==> flow/design.v <==
`timescale 1ns / 1ps
module counter(pc_addr,ir_addr,load,clk,rst);
output [12:0] pc_addr;
input [12:0] ir_addr;
input load,clk,rst;
reg [12:0] pc_addr;
always @(posedge clk or posedge rst)
    begin
        if(rst)
            pc_addr<=13'b0000_0000_0000;
        else
            if(load) 
                pc_addr<=ir_addr;
            else
                pc_addr<=pc_addr+1;
    end
endmodule
# From RTL to reports: counter
# What the tools print for counter, step after step.
# Lines are those of the file above, counted from 1.
# Operators: Yosys type, input widths -> output width; for muxes data width and select width s.
# Library cell names are shortened.
# Not given: n/a
dict set report design {
  top_module {counter}
  clk_port {clk}
  lib {sky130hd}
  pvt_corner {tt_025C_1v80}
}

# Word level
# Yosys after proc, flatten, opt, wreduce and memory -nomap, before mapping. Enables and synchronous resets that opt folds into registers are not counted as muxes. Memory bits, and registers merged into a memory's read port (data or address), are not among the register bits. Print and check cells are not counted. Equal cells are merged and count once.
dict set report bits {
  reg_bits 13
  inputBits 16
  output_inout_bits 13
  wordCells 3
}
dict set report classes {
  add_sub_neg 1
  mux 1
}
# operator n
set ops {}
lappend ops {{$add 13x1->13 const B} 1}
lappend ops {{$mux 13} 1}

# Logic depth
# Yosys ltp: most cells in a row. Word level: on the elaborated netlist, between registers, memories and ports. Mapped: between sequential cells and ports; inverters and the memories' decode and read muxes count.
dict set report logic_depth {
  ltp_word 2
  abc_area 0
  mapped_depth 5
  mapped_depth_nobuf 5
}

# Mapped cells and area
# Yosys stat after the flow's synthesis: flattened, memories mapped to cells. It holds for the ABC_AREA given above (unset counts as 0); a run with the other value may have another netlist.
dict set report mapped {
  cell_count 70
  yosys_area_um2 680.7
  sequential_area_um2 325.3
  ff_cells 13
}
# cell n type_area_um2
set types {}
lappend types {dfrtp_1 13 325.312}
lappend types {nand2_1 16 60.058}
lappend types {xor2_1 6 52.55}
lappend types {o21ai_0 10 50.048}
lappend types {xnor2_1 5 43.792}
lappend types {ha_1 1 12.512}
lappend types {nand4_1 2 12.512}
lappend types {nand4_2 1 12.512}
lappend types {nor4_2 1 12.512}
lappend types {mux2_2 1 11.261}
lappend types {and4_2 1 10.01}
lappend types {nand3_1 2 10.01}
lappend types {nand3_2 1 10.01}
lappend types {nor3_1 2 10.01}
lappend types {and4_1 1 8.758}
lappend types {o21ai_2 1 8.758}
lappend types {buf_4 1 7.507}
lappend types {and2_1 1 6.256}
# Not listed: further types 4, cells in them 4.

# Timing after synthesis
# Path of least setup slack by OpenSTA after synthesis, without wires, with an ideal clock, recovery checks aside; 20% of the period is set as input and as output delay. Where synthesis merged equal registers, the netlist keeps one of their names.
dict set report synth_timing {
  path_type {register to register}
  startpoint {register pc_addr[0]}
  endpoint {register pc_addr[8]}
  period_ns 1.39
  setup_ns 0.083
  launch_ns 0.000
  arrival_time_ns 1.261
  required_ns 1.307
  path_slack_ns 0.046
  delay_ns 1.344
  stages 6
  n_path_buf 0
  synth_period_reached_ns 1.344
}
# "delay_ns" is the arrival time less input delay plus setup time.
# "stages" counts driving pins, that of a launching flip-flop among them; a cell with two outputs on the path counts twice.
# "synth_period_reached_ns" = period - worst setup slack (recovery checks aside). The figure is calculated, with input and output delays left at 20% of the set period.
# The rows between start and end are the longest chain of elaborated cells between them; the timing report does not say that the signal goes this way. Where chains are equally long, one stands for them.
# A line is the first line of the expression or statement that the cell stems from. Yosys adds cells for indexed reads and writes and turns some case tables into memories.
# A register here has more assigning lines than the two given.
dict set report synth_via {
  cell_sequence {dfrtp_1 ha_1 and4_1 nand4_1 xor2_1 o21ai_0}
  elab_chain_len 2
  cone_cells 2
  cone_lines 2
  classes_between {add/sub (1); mux (1)}
}
# element line
set synth_rtl {}
lappend synth_rtl {{start, declared} 3} ;# output [12:0] pc_addr;
lappend synth_rtl {{start, assigned} 13} ;# pc_addr<=ir_addr;
lappend synth_rtl {{start, assigned} 15} ;# pc_addr<=pc_addr+1;
lappend synth_rtl {{$add 13x1->13} 15}
lappend synth_rtl {{$mux 13} 12} ;# if(load)
lappend synth_rtl {{end, assigned} 13}
lappend synth_rtl {{end, assigned} 15}
lappend synth_rtl {{end, declared} 3}

# Path in the finished layout
# Path of least setup slack in the final report of job 1 (OpenROAD, finished layout, wires in). Where an end is a register, its clock arrival counts in the times.
dict set report layout_timing {
  path_type {register to output}
  startpoint {register pc_addr[7]}
  endpoint {output port pc_addr[7]}
  period_ns 1.66
  out_delay_ns 0.33
  launch_ns 0.26
  arrival_time_ns 1.29
  required_ns 1.33
  path_slack_ns 0.04
  stages 2
  n_path_buf 1
}
# A register here has more assigning lines than the two given.
dict set report layout_via {
  cell_sequence {dfrtp_1 clkdlybuf4s50_1}
  elab_chain_len 0
  cone_cells 0
  cone_lines 0
}
# element line
set layout_rtl {}
lappend layout_rtl {{start, declared} 3} ;# output [12:0] pc_addr;
lappend layout_rtl {{start, assigned} 13} ;# pc_addr<=ir_addr;
lappend layout_rtl {{start, assigned} 15} ;# pc_addr<=pc_addr+1;
lappend layout_rtl {{end, declared} 3}

# counter through Yosys and OpenROAD on sky130hd: 2 stored runs, unordered, with their settings and measured results. The constraints put input and output delay at 20% of the set period each and load the outputs with 0.01 pF.
# "achieved_period_ns": clock period set for the run, less the worst setup slack. It is reckoned from that one timing run; input and output delays stay at 20% of the period that was set.
# By "worst_path_time_ns" is meant the share of the clock period that the worst setup path is allowed (20% is reserved at inputs, 20% at outputs), minus its slack. Clock arrival times at its registers enter into it.
# "power_total_uw" is the tool's figure for a default switching activity; nothing was simulated.
run="job 1" settings period_ns=1.66 SETUP_SLACK_MARGIN=-0.03 CAP_MARGIN=20 CORE_MARGIN=2 CORE_UTILIZATION=40 SLEW_MARGIN=20
run="job 1" results achieved_period_ns=1.624 worst_path_time_ns=1.29 timing.worst_path_kind="register to output" finish.utilization_frac=0.651 power_total_uw=809.2 total_die_area_um2=2047.6 stdcell_area_um2=1014.7 setupTns_ns=0.000 worstSetupSlack_ns=0.036 synth_chip_area_um2=680.7
run="job 2" settings period_ns=1.93 CORE_UTILIZATION=57 SETUP_SLACK_MARGIN=-0.06 PLACE_DENSITY=0.44 CORE_ASPECT_RATIO=0.72 CORE_MARGIN=4 ABC_AREA=1 GPL_ROUTABILITY_DRIVEN=0 CAP_MARGIN=40 SLEW_MARGIN=15 MIN_ROUTING_LAYER="met1"
run="job 2" outcome="did not finish, floorplanning stopped with PDN-0185"
