==> flow/design.v <==
`timescale 1ns / 1ps
module alu(alu_out,zero,data,accum,alu_clk,opcode);
output [7:0] alu_out;
output zero;
input [2:0] opcode;
input [7:0] data,accum;
input alu_clk;
reg [7:0] alu_out;
parameter HLT=3'b000,    
          SKZ=3'b001,    
          ADD=3'b010,     
          ANDD=3'b011,    
          XORR=3'b100,    
          LDA=3'b101,     
          STO=3'b110,     
          JMP=3'b111;     
assign zero=!accum; 
always @(posedge alu_clk)
    begin
        casex(opcode)
            HLT: alu_out<=accum;
            SKZ: alu_out<=accum;
            ADD: alu_out<=data+accum;
            ANDD: alu_out<=data&accum;
            XORR: alu_out<=data^accum;
            LDA: alu_out<=data;
            STO: alu_out<=accum;
            JMP: alu_out<=accum;
            default: alu_out<=8'bxxxx_xxxx;
        endcase
    end
endmodule
# --- Step by step through the tools: alu ---
# The steps from the RTL of alu to its reports follow in flow order.
# Line numbers count from 1 in the design file above.
# Operators carry their Yosys type and port widths (W data, S select, Z words).
# Library cell names are shortened.
inputs:
  design: "alu"
  clock: "alu_clk"
  lib: "sky130hd"
  pvt_corner: "tt_025C_1v80"

# --- Word-level counts ---
# Counts by Yosys on the flattened word-level netlist (proc, flatten, opt, wreduce; memories kept). Register bits leave out memories and registers merged into their read ports (data or address); mux counts leave out enables and synchronous resets folded into registers. Print and check cells are left out. Cells with the same type and inputs are merged into one.
classes:
  n_addsub: 1
  eq_ne: 7
  muxes: 1
  n_logic: 2
  n_reduce_logical: 3
ops:
  columns: ["operator", "n"]
  rows:
  - ["$pmux W8 S5", 1]
  - ["$eq A3 B3 Y1 const B", 4]
  - ["$add A8 B8 Y8", 1]
  - ["$and A8 B8 Y8", 1]
  - ["$xor A8 B8 Y8", 1]
  - ["$logic_not A8 Y1", 1]
  - ["$eq A3 B2 Y1 const B", 2]
  - ["$reduce_or A4 Y1", 1]
  - ["$eq A3 B1 Y1 const B", 1]
  - ["$logic_not A3 Y1", 1]
bits:
  regBits: 8
  in_bits: 20
  output_inout_bits: 9
  elab_cells: 15

# --- Longest topological paths ---
# Longest topological path by Yosys (ltp), each cell counted once; first at word level (registers and memories cut), then after technology mapping (sequential cells cut; the memories' decode and read muxes count).
logic_depth:
  word_depth: 3
  ABC_AREA: 0
  depth_mapped: 6
  mapped_depth_nobuf: 6

# --- Mapped cells and area ---
# Yosys stat after the flow's synthesis: flattened, memories mapped to cells. It holds for the ABC_AREA given above (unset counts as 0); a run with the other value may have another netlist.
# Totals and module areas in this step are rounded.
types:
  columns: ["cell_type", "n", "type_area_um2"]
  rows:
  - ["dfxtp_1", 8, 160.154]
  - ["ha_1", 8, 100.096]
  - ["mux2i_1", 9, 90.086]
  - ["nand2_1", 15, 56.304]
  - ["nor3b_1", 7, 52.55]
  - ["a211oi_1", 6, 45.043]
  - ["buf_6", 3, 33.782]
  - ["a21oi_1", 6, 30.029]
  - ["nor4b_2", 2, 30.029]
  - ["o211a_1", 3, 30.029]
  - ["o21ai_0", 6, 30.029]
  - ["o211ai_1", 3, 22.522]
  - ["a311o_1", 2, 20.019]
  - ["fa_1", 1, 20.019]
  - ["nand3_1", 4, 20.019]
  - ["nand2b_1", 3, 18.768]
  - ["nor2b_1", 3, 18.768]
  - ["a311oi_1", 2, 17.517]
# Not listed: further types 19, cells in them 29.
mapped:
  stdcells: 120
  yosys_area_mm2: 0.00099
  seq_area_mm2: 0.00016
  ff_cells: 8
  n_buf: 8

# --- Worst setup path after synthesis ---
# Source: OpenSTA report_checks on the synthesized netlist (no wires, ideal clock, input and output delay 20% of the period each), path of least setup slack; recovery checks are left aside. Register names are those of the netlist, which keeps one name where synthesis merged equal registers.
synth_timing:
  kind: "input to register"
  from: "in data[0]"
  to: "reg alu_out[6]"
  clock_period_ns: 1.86
  in_delay_ns: 0.372
  setup_ns: 0.119
  launch_ns: 0.372
  arrival_time_ns: 1.562
  required_ns: 1.741
  setup_slack_ns: 0.179
  path_delay_ns: 1.309
  path_stages: 6
  n_path_buf: 0
  period_less_setup_slack_ns: 1.681
# "path_delay_ns" = arrival - input delay + setup time.
# "path_stages": output pins that drive a net of the path, with the launching flip-flop's if there is one; two outputs of one cell count as two.
# "period_less_setup_slack_ns" is the clock period less the worst setup slack; recovery checks do not enter. This is arithmetic on one report: input and output delays are still those of the set period (20% each).
# Between the ends stands the longest chain of elaborated cells between them, by number of cells; it is not shown to be the way that was timed. Of several equally long chains one is given.
# Each line given opens the expression or statement behind the cell; cells for indexed reads and writes are added by Yosys, which also makes memories of some case tables.
# At most two assigning lines are given for a register; there are more.
synth_via:
  path_cell_list: "ha_1 -> fa_1 -> a211oi_1 -> o21bai_1 -> mux2i_1 -> nand2_1"
  elab_chain_len: 2
  cells_between: 2
  lines_between: 2
  cone_classes: "1 x add/sub; 1 x mux"
synth_rtl:
  columns: ["element", "line_no", "source"]
  rows:
  - ["start: declaration", 6, "input [7:0] data,accum;"]
  - ["$add A8 B8 Y8", 23, "ADD: alu_out<=data+accum;"]
  - ["$pmux W8 S5", 20, "casex(opcode)"]
  - ["end: assignment", 21, "HLT: alu_out<=accum;"]
  - ["end: assignment", 22, "SKZ: alu_out<=accum;"]
  - ["end: declaration", 3, "output [7:0] alu_out;"]

# --- Timing after layout ---
# Path of least setup slack in the final report of flow run A (OpenROAD, finished layout, wires in). Where an end is a register, its clock arrival counts in the times.
layout_timing:
  kind: "input to output"
  from: "in accum[5]"
  to: "out zero"
  clock_period_ns: 3.32
  in_delay_ns: 0.66
  out_delay_ns: 0.66
  launch_ns: 0.66
  arrival_time_ns: 2.32
  required_ns: 2.66
  setup_slack_ns: 0.34
  path_stages: 4
  n_path_buf: 2
# Between the ends stands the longest chain of elaborated cells between them, by number of cells; it is not shown to be the way that was timed. Of several equally long chains one is given.
layout_via:
  path_cell_list: "clkdlybuf4s50_1 -> or4_1 -> nor2_1 -> clkdlybuf4s50_1"
  elab_chain_len: 1
  cells_between: 1
  lines_between: 1
  cone_classes: "1 x reduce/logical"
layout_rtl:
  columns: ["element", "line_no", "source"]
  rows:
  - ["start: declaration", 6, "input [7:0] data,accum;"]
  - ["$logic_not A8 Y1", 17, "assign zero=!accum;"]
  - ["end: declaration", 4, "output zero;"]

# 2 stored runs of alu in the flow (synthesis by Yosys, layout by OpenROAD, sky130hd cells), in arbitrary order. Constraints: input delay and output delay 20% of the set period each, output load 0.01 pF.
# "achieved_period_ns" = clock period - worst setup slack. The figure is calculated, with input and output delays left at 20% of the set period.
# "worst_path_allowed_less_slack_ns" is the time allowed to the run's worst setup path (the clock period less input and output delay, where it has them) less its slack. Clock arrival times count: a late capture clock shortens it, a late launch clock lengthens it.
# "power_total_mw" is the tool's figure for a default switching activity; nothing was simulated.
# The measured numbers are rounded.
runs:
  - name: "flow run A"
    settings:
      period_ns: 3.32
      CORE_UTILIZATION: 49
      SETUP_SLACK_MARGIN: -0.23
      PLACE_DENSITY_LB_ADDON: 0.03
      HOLD_SLACK_MARGIN: 0.05
      CORE_ASPECT_RATIO: 1.77
      CORE_MARGIN: 9
      TNS_END_PERCENT: 15
      GPL_ROUTABILITY_DRIVEN: 1
      MIN_ROUTING_LAYER: "met2"
      MAX_ROUTING_LAYER: "met5"
      CAP_MARGIN: 20
      SLEW_MARGIN: 20
    results:
      achieved_period_ns: 2.984
      power_total_mw: 0.36
      ys_area_mm2: 0.00099
      worst_path_allowed_less_slack_ns: 1.66
      worstPathKind: "input to output"
      final_util_pct: 68
      setup_worst_slack_ns: 0.34
      holdWs_ns: 1.2
      stdcell_area_mm2: 0.0013
      die_mm2: 0.004
  - name: "flow run B"
    settings:
      period_ns: 1.98
      CORE_UTILIZATION: 62
      CAP_MARGIN: 20
      CORE_MARGIN: 2
      SLEW_MARGIN: 20
    outcome: "did not finish, routing stopped with DPL-0038"
